==> flow/design.v <==
import shared_pkg::*;
module ALSU_ref (A, B, cin, serial_in, red_op_A, red_op_B, opcode, bypass_A, bypass_B, clk, rst, direction, leds, out);    
input clk, rst, cin, red_op_A, red_op_B, bypass_A, bypass_B, direction, serial_in;
input [2:0] opcode;
input signed [2:0] A, B;
output reg [15:0] leds;
output reg [5:0] out;
reg cin_reg, red_op_A_reg, red_op_B_reg, bypass_A_reg, bypass_B_reg, direction_reg, serial_in_reg;
reg [2:0] A_reg, B_reg;
reg [2:0] opcode_reg;
wire invalid, invalid_c1, invalid_c2;
assign invalid_c1 = (opcode_reg == 6 || opcode_reg == 7);
assign invalid_c2 = (red_op_A_reg || red_op_B_reg) && (opcode_reg != 0 && opcode_reg != 1);
assign invalid = invalid_c1 || invalid_c2;
always @(posedge clk or posedge rst) begin
    if (rst) begin
        out <= 0;
        leds <= 0;
        cin_reg <= 0;
        red_op_A_reg <= 0;
        red_op_B_reg <= 0;
        bypass_A_reg <= 0;
        bypass_B_reg <= 0;
        direction_reg <= 0;
        serial_in_reg <= 0;
        opcode_reg <= 0;
        A_reg <= 0;
        B_reg <= 0;
    end
    else begin
        if (invalid&&!(bypass_A_reg || bypass_B_reg)) leds <= ~leds;
        else leds <= 0;
        cin_reg <= cin;
        red_op_A_reg <= red_op_A;
        red_op_B_reg <= red_op_B;
        bypass_A_reg <= bypass_A;
        bypass_B_reg <= bypass_B;
        direction_reg <= direction;
        serial_in_reg <= serial_in;
        opcode_reg <= opcode;
        A_reg <= A;
        B_reg <= B;
        if (bypass_A_reg && bypass_B_reg)
            out <= (INPUT_PRIORITY=="A")? A_reg:B_reg;
        else if (bypass_A_reg)
            out <= A_reg;
        else if (bypass_B_reg) 
            out <= B_reg;
        else if (invalid) 
            out <= 0;
        else if (opcode_reg == 0) begin 
            if (red_op_A_reg && red_op_B_reg)
                out <= (INPUT_PRIORITY=="A")? (|A_reg):(|B_reg);
            else if (red_op_A_reg)
                out <= |A_reg;
            else if (red_op_B_reg)
                out <= |B_reg;
            else
                out <= A_reg|B_reg;            
        end
        else if (opcode_reg == 1) begin
            if (red_op_A_reg && red_op_B_reg)
                out <= (INPUT_PRIORITY=="A")? (^A_reg):(^B_reg);
            else
                out <= (red_op_A_reg)? (^A_reg): (red_op_B_reg)? (^B_reg):(A_reg^B_reg);
        end
        else if (opcode_reg == 2) 
            out <= (FULL_ADDER=="ON")? (A_reg + B_reg + cin_reg):(A_reg + B_reg);
        else if (opcode_reg == 3) 
            out <= A_reg * B_reg;
        else if (opcode_reg == 4) begin
            if (direction_reg)
                out <= {out[4:0], serial_in_reg};
            else
                out <= {serial_in_reg, out[5:1]}; 
        end
        else if (opcode_reg == 5) begin
            if (direction_reg)
                out <= {out[4:0],out[5]};
            else
                out <= {out[0],out[5:1]}; 
        end 
    end
end    
endmodule
# From RTL to reports: ALSU_ref
# Tool output for the design above, in the order of the flow.
# Line numbers count from 1 in the design file above.
# Operators: Yosys type, input widths -> output width; for muxes data width and select width s.
# Library cell names are shortened.
# A cell with - has no value.
# design
top	ALSU_ref
clock	clk
lib	sky130hd
pvt_corner	tt_025C_1v80

# Word-level counts
# Yosys after proc, flatten, opt, wreduce and memory -nomap, before mapping. Memory bits, and registers merged into a memory's read port (data or address), are not among the register bits. Print and check cells are not counted. Equal cells are merged and count once.
# word_totals
reg_bits	37
output_inout_bits	22
inputBits	18
word_cells	60
# classes
logic	3
reduce_and_logical	17
add_sub_neg	1
eq_ne	8
muxes	19
mul	1
# op_table
cell	n
$mux 6	12
$mul 3x3->6	1
$mux 3	6
$not 16->16	1
$mux 16	1
$eq 3x3->1 const B	4
$reduce_bool 10->1	1
$eq 3x2->1 const B	2
$reduce_or 3->1	2
$reduce_xor 3->1	2
$logic_and 1x1->1	5
$logic_or 1x1->1	4
$add 3x3->4	1
$eq 3x1->1 const B	1
$ne 3x1->1 const B	1
$or 3x3->3	1
$xor 3x3->3	1
$logic_not 3->1	1
$reduce_bool 3->1	1
$logic_not 1->1	1

# Depth
# Longest topological path by Yosys (ltp), each cell counted once; first at word level (registers and memories cut), then after technology mapping (sequential cells cut; the memories' decode and read muxes count).
# depth
ltp_word	11
abc_area	0
depth_mapped	9
mapped_depth_nobuf	9

# Synthesis result
# The flow's flattened synthesis, as Yosys stat reports it; memories are mapped. The netlist is that of the ABC_AREA named above (0 if unset); the other value can give another one.
# by_type
type	n
dfrtp_1	37
ha_1	13
nor2_1	28
fa_1	3
inv_1	14
a211oi_1	6
mux2i_1	4
nand2_1	10
xor2_1	3
buf_2	5
o21ai_0	5
nor4_4	1
a21oi_1	4
a221oi_1	2
a21o_1	2
o31ai_1	2
nor2b_1	2
buf_6	1
# Not listed: further types 25, cells in them 26.
# synth_totals
flip_flops	37
cell_count	168
mapped_area_um2	1809.2
buffers	9

# Worst setup path after synthesis
# OpenSTA on the mapped netlist: ideal clock, no wires. The path of least setup slack (recovery checks aside). Input and output delay are each 20% of the period. Register names are those of the netlist, which keeps one name where synthesis merged equal registers.
# synth_path
kind	reg-to-reg
startpoint	register A_reg[1]
endpoint	register out[3]
n_path_buf	0
setup_time_ps	94
period_ps	2170
setup_slack_ps	-20
path_delay_ps	2190
stages	10
arrival_time_ps	2096
period_less_setup_slack_ps	2190
# "path_delay_ps" is the arrival time less input delay plus setup time.
# "stages" counts driving pins, that of a launching flip-flop among them; a cell with two outputs on the path counts twice.
# "period_less_setup_slack_ps" is the clock period less the worst setup slack; recovery checks do not enter. This is arithmetic on one report: input and output delays are still those of the set period (20% each).
# Between the ends stands the longest chain of elaborated cells between them, by number of cells; it is not shown to be the way that was timed. Of several equally long chains one is given.
# Each line given opens the expression or statement behind the cell; cells for indexed reads and writes are added by Yosys, which also makes memories of some case tables.
# At most two assigning lines are given for a register; there are more.
# synth_via
path_cell_list	dfrtp_1 > ha_1 > inv_1 > fa_1 > inv_1 > ha_1 > fa_1 > nand2b_1 > a31oi_1 > a211oi_1
elab_chain_cells	9
# synth_rtl
item	line_no	source
start: declaration	9	reg [2:0] A_reg, B_reg;
start: assignment	27	A_reg <= 0;
start: assignment	41	A_reg <= A;
$mul 3x3->6	70	out <= A_reg * B_reg;
$mux 6	69	else if (opcode_reg == 3)
$mux 6	67	else if (opcode_reg == 2)
$mux 6	61	else if (opcode_reg == 1) begin
$mux 6	51	else if (opcode_reg == 0) begin
$mux 6	49	else if (invalid)
$mux 6	47	else if (bypass_B_reg)
$mux 6	45	else if (bypass_A_reg)
$mux 6	43	if (bypass_A_reg && bypass_B_reg)
end: assignment	44	out <= (INPUT_PRIORITY=="A")? A_reg:B_reg;
end: assignment	46	out <= A_reg;
end: declaration	7	output reg [5:0] out;

# Below are 2 stored runs of the flow (Yosys, OpenROAD; platform sky130hd) on ALSU_ref, each with its settings, unordered. Constraints: input delay and output delay 20% of the set period each, output load 0.01 pF.
# A setting shown as n/a is not set for that run.
stored run	period_ns	CORE_UTILIZATION	SETUP_SLACK_MARGIN	PLACE_DENSITY_LB_ADDON	CORE_MARGIN	CTS_CLUSTER_SIZE	CTS_CLUSTER_DIAMETER	SLEW_MARGIN	MIN_ROUTING_LAYER	MAX_ROUTING_LAYER	CAP_MARGIN	CELL_PAD_IN_SITES_DETAIL_PLACEMENT	ABC_AREA	GPL_TIMING_DRIVEN	GPL_ROUTABILITY_DRIVEN
entry A	3.52	72	0.99	0.24	6	86	108	30	met1	met5	20	n/a	n/a	n/a	n/a
entry B	2.14	44	-0.02	n/a	2	16	373	20	n/a	n/a	20	2	1	0	0
# Entry A: unfinished; error FLW-0024 in placement
# Entry B: unfinished; error DPL-0033 in placement
