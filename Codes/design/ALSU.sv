==> flow/design.v <==
import shared_pkg::*;
module ALSU(A, B, cin, serial_in, red_op_A, red_op_B, opcode, bypass_A, bypass_B, clk, rst, direction, leds, out);
input clk, rst, cin, red_op_A, red_op_B, bypass_A, bypass_B, direction, serial_in;
input [2:0] opcode;
input signed [2:0] A, B;
output reg [15:0] leds;
output reg [5:0] out;
reg cin_reg, red_op_A_reg, red_op_B_reg, bypass_A_reg, bypass_B_reg, direction_reg, serial_in_reg;
reg [2:0] opcode_reg, A_reg, B_reg;
wire invalid_red_op, invalid_opcode, invalid;
assign invalid_red_op = (red_op_A_reg | red_op_B_reg) & (opcode_reg[1] | opcode_reg[2]);
assign invalid_opcode = opcode_reg[1] & opcode_reg[2];  
assign invalid = invalid_red_op | invalid_opcode;
always @(posedge clk or posedge rst) begin
  if(rst) begin
    leds <= 0;
    out <= 0;
    cin_reg <= 0;
    red_op_B_reg <= 0;
    red_op_A_reg <= 0;
    bypass_B_reg <= 0;
    bypass_A_reg <= 0;
    direction_reg <= 0;
    serial_in_reg <= 0;
    opcode_reg <= 0;
    A_reg <= 0;
    B_reg <= 0;
  end
  else begin
    if (invalid && !(bypass_A_reg || bypass_B_reg))  
      leds <= ~leds;
    else
      leds <= 0;
    cin_reg <= cin;
    red_op_B_reg <= red_op_B;
    red_op_A_reg <= red_op_A;
    bypass_B_reg <= bypass_B;
    bypass_A_reg <= bypass_A;
    direction_reg <= direction;
    serial_in_reg <= serial_in;
    opcode_reg <= opcode;
    A_reg <= A;
    B_reg <= B;
    if (bypass_A_reg && bypass_B_reg)
      out <= (INPUT_PRIORITY == "A")? A_reg: B_reg;
    else if (bypass_A_reg)
      out <= A_reg;
    else if (bypass_B_reg)
      out <= B_reg;
    else if (invalid)   
        out <= 0;  
    else begin
        case (opcode_reg)  
          3'h0: begin 
            if (red_op_A_reg && red_op_B_reg)
              out = (INPUT_PRIORITY == "A")? |A_reg: |B_reg;  
            else if (red_op_A_reg) 
              out <= |A_reg;  
            else if (red_op_B_reg) 
              out <= |B_reg;  
            else  
              out <= A_reg | B_reg;  
          end
          3'h1: begin 
            if (red_op_A_reg && red_op_B_reg) 
              out <= (INPUT_PRIORITY == "A")? ^A_reg: ^B_reg;  
            else if (red_op_A_reg) 
              out <= ^A_reg;  
            else if (red_op_B_reg) 
              out <= ^B_reg;  
            else  
              out <= A_reg ^ B_reg;  
          end
          3'h2: begin
            if (FULL_ADDER == "ON")
              out <= A_reg + B_reg + cin_reg;
            else
              out <= A_reg + B_reg;
          end
          3'h3: out <= A_reg * B_reg;
          3'h4: begin
            if (direction_reg)
              out <= {out[4:0], serial_in_reg};
            else
              out <= {serial_in_reg, out[5:1]};
          end
          3'h5: begin
            if (direction_reg)
              out <= {out[4:0], out[5]};
            else
              out <= {out[0], out[5:1]};
          end
        endcase
    end 
  end
end
endmodule
# Tool chain data of ALSU
# What the tools print for ALSU, step after step.
# Lines are those of the file above, counted from 1.
# Library cell names are shortened.
# The mark n/a stands for no value.
# design
design	ALSU
clock_port	clk
lib	sky130hd
corner	tt_025C_1v80

# After elaboration
# Source: Yosys, flattened and elaborated, memories not mapped. Widths are those after wreduce. Registers that Yosys merges into a memory's read port (data or address) are not register bits. Print and check cells do not count. Equal cells are merged and count once.
# word_totals
word_cells	51
out_inout_bits	22
register_bits	37
inputBits	18
# classes
add_sub_neg	1
n_mul	1
reduce_logical	11
logic	8
equal	5
n_mux	14
# ops
operator	n
parallel mux 6 bit (select 6 bit)	1
two-way mux 6 bit	6
multiplier 3 x 3 -> 6 bit	1
two-way mux 3 bit	6
inverter 16 bit	1
two-way mux 16 bit	1
nonzero test 10 bit	1
equality test 3 x 2 -> 1 bit with constant B	2
equality test 3 bit with constant B	2
OR reduction 3 bit	2
parity 3 bit	2
adder 3 x 3 -> 4 bit	1
bitwise OR 1 bit	3
logical AND 1 bit	3
equality test 3 x 1 -> 1 bit with constant B	1
bitwise OR 3 bit	1
XOR 3 bit	1
zero test 3 bit	1
AND 1 bit	2
logical OR 1 bit	1
zero test 1 bit	1

# Longest topological paths
# Longest topological path by Yosys (ltp), each cell counted once; first at word level (registers and memories cut), then after technology mapping (sequential cells cut; the memories' decode and read muxes count).
# logic_depth
ltp_word	9
ABC_AREA	0
depth_mapped	9

# Netlist
# Source: synth_stat.txt of the flow (Yosys; design flattened, memories mapped). It holds for the ABC_AREA given above (unset counts as 0); a run with the other value may have another netlist.
# types
type	n	area_total_um2
dfrtp_1	37	925.888
ha_1	15	187.68
nor2_1	18	67.565
nor2_2	10	62.56
buf_6	5	56.304
fa_1	2	40.038
mux2i_1	4	40.038
o22a_1	4	35.034
xnor2_1	4	35.034
inv_1	9	33.782
nor4b_2	2	30.029
mux2_1	2	22.522
nand2_1	6	22.522
o21ai_2	2	17.517
o221ai_1	2	17.517
a211oi_1	2	15.014
a21boi_0	2	15.014
a21o_1	2	15.014
# Not listed: further types 34, cells in them 40.
# synth_totals
synth_area_um2	1955.6
cell_count	168
flip_flops	37
buf_cells	8

# Worst setup path after synthesis
# Path of least setup slack by OpenSTA after synthesis, without wires, with an ideal clock, recovery checks aside; 20% of the period is set as input and as output delay. Where synthesis merged equal registers, the netlist keeps one of their names.
# synth_timing
path_type	register to register
from	register A_reg[1]
to	register out[3]
stages	10
delay_ns	2.241
tclk_ns	2.46
path_buffers	0
arrival_ns	2.169
t_required_ns	2.388
slack_ns	0.219
synth_period_reached_ns	2.241
# "delay_ns" = arrival - input delay + setup time.
# "stages" counts driving pins, that of a launching flip-flop among them; a cell with two outputs on the path counts twice.
# "synth_period_reached_ns" = period - worst setup slack (recovery checks aside). The figure is calculated, with input and output delays left at 20% of the set period.
# The rows between start and end are the longest chain of elaborated cells between them; the timing report does not say that the signal goes this way. Where chains are equally long, one stands for them.
# Each line given opens the expression or statement behind the cell; cells for indexed reads and writes are added by Yosys, which also makes memories of some case tables.
# A register here has more assigning lines than the two given.
# synth_between
cell_sequence	dfrtp_1 -> ha_1 -> xnor2_1 -> ha_1 -> ha_1 -> fa_1 -> inv_1 -> a211o_1 -> o22a_1 -> nor2_1
elab_chain_cells	6
cells_between	7
classes_between	add/sub: 1; mul: 1; mux: 5
# synth_lines
item	line_no	source
start: declaration	9	reg [2:0] opcode_reg, A_reg, B_reg;
start: assignment	26	A_reg <= 0;
start: assignment	42	A_reg <= A;
multiplier 3 x 3 -> 6 bit	80	3'h3: out <= A_reg * B_reg;
parallel mux 6 bit (select 6 bit)	53	case (opcode_reg)
two-way mux 6 bit	50	else if (invalid)
two-way mux 6 bit	48	else if (bypass_B_reg)
two-way mux 6 bit	46	else if (bypass_A_reg)
two-way mux 6 bit	44	if (bypass_A_reg && bypass_B_reg)
end: assignment	45	out <= (INPUT_PRIORITY == "A")? A_reg: B_reg;
end: assignment	47	out <= A_reg;
end: declaration	7	output reg [5:0] out;

# Worst path after layout
# From the final timing report of flow run 1: the path of least setup slack in the routed layout; clock arrival at registers is part of the times.
# layout_timing
path_type	register to register
from	register A_reg[1]
to	register out[3]
arrival_ns	2.63
t_required_ns	3.19
stages	10
tclk_ns	2.98
path_buffers	0
slack_ns	0.56
# The rows between start and end are the longest chain of elaborated cells between them; the timing report does not say that the signal goes this way. Where chains are equally long, one stands for them.
# A register here has more assigning lines than the two given.
# layout_between
cell_sequence	dfrtp_1 -> ha_1 -> xnor2_1 -> ha_1 -> ha_1 -> fa_1 -> inv_1 -> a211o_1 -> o22a_1 -> nor2_1
elab_chain_cells	6
cells_between	7
classes_between	add/sub: 1; mul: 1; mux: 5
# layout_lines
item	line_no	source
start: declaration	9	reg [2:0] opcode_reg, A_reg, B_reg;
start: assignment	26	A_reg <= 0;
start: assignment	42	A_reg <= A;
multiplier 3 x 3 -> 6 bit	80	3'h3: out <= A_reg * B_reg;
parallel mux 6 bit (select 6 bit)	53	case (opcode_reg)
two-way mux 6 bit	50	else if (invalid)
two-way mux 6 bit	48	else if (bypass_B_reg)
two-way mux 6 bit	46	else if (bypass_A_reg)
two-way mux 6 bit	44	if (bypass_A_reg && bypass_B_reg)
end: assignment	45	out <= (INPUT_PRIORITY == "A")? A_reg: B_reg;
end: assignment	47	out <= A_reg;
end: declaration	7	output reg [5:0] out;

# Record of 2 stored runs of the RTL-to-layout flow on ALSU, platform sky130hd. The runs are unordered. Constraints: input delay and output delay 20% of the set period each, output load 0.01 pF.
# "period_less_ws_ns" means the clock period less the worst setup slack. The figure is calculated, with input and output delays left at 20% of the set period.
# "worst_path_ns" = time allowed to the worst setup path (clock period - input delay - output delay, where it has them) - its slack; a late launch clock adds to it, a late capture clock takes from it.
# "design_power_mw" rests on the timing tool's default activity at the inputs, not on a simulated workload.
# Among the settings, -- means not set for that run.
name,flow run 1,flow run 2
period_ns,2.98,3.54
CORE_UTILIZATION,24,60
SETUP_SLACK_MARGIN,-0.1,1.01
PLACE_DENSITY_LB_ADDON,0.25,0.26
CORE_MARGIN,7,2
CELL_PAD_IN_SITES_DETAIL_PLACEMENT,0,--
GPL_TIMING_DRIVEN,0,0
CAP_MARGIN,15,40
SLEW_MARGIN,5,30
GPL_ROUTABILITY_DRIVEN,--,1
MAX_ROUTING_LAYER,--,met4
worst_path_ns,2.42,2.39
worst_path_kind,register to register,register to register
util_frac,0.33,0.822
hold_ws_ns,0.422,0.440
design_power_mw,1.189,0.9558
final_setup_ws_ns,0.560,1.147
tns_setup_ns,0.000,0.000
period_less_ws_ns,2.420,2.393
design.die.area_um2,10872.2,3732.0
post_synth_area_um2,1955.6,1955.6
finalCellArea_um2,2575.0,2529.9
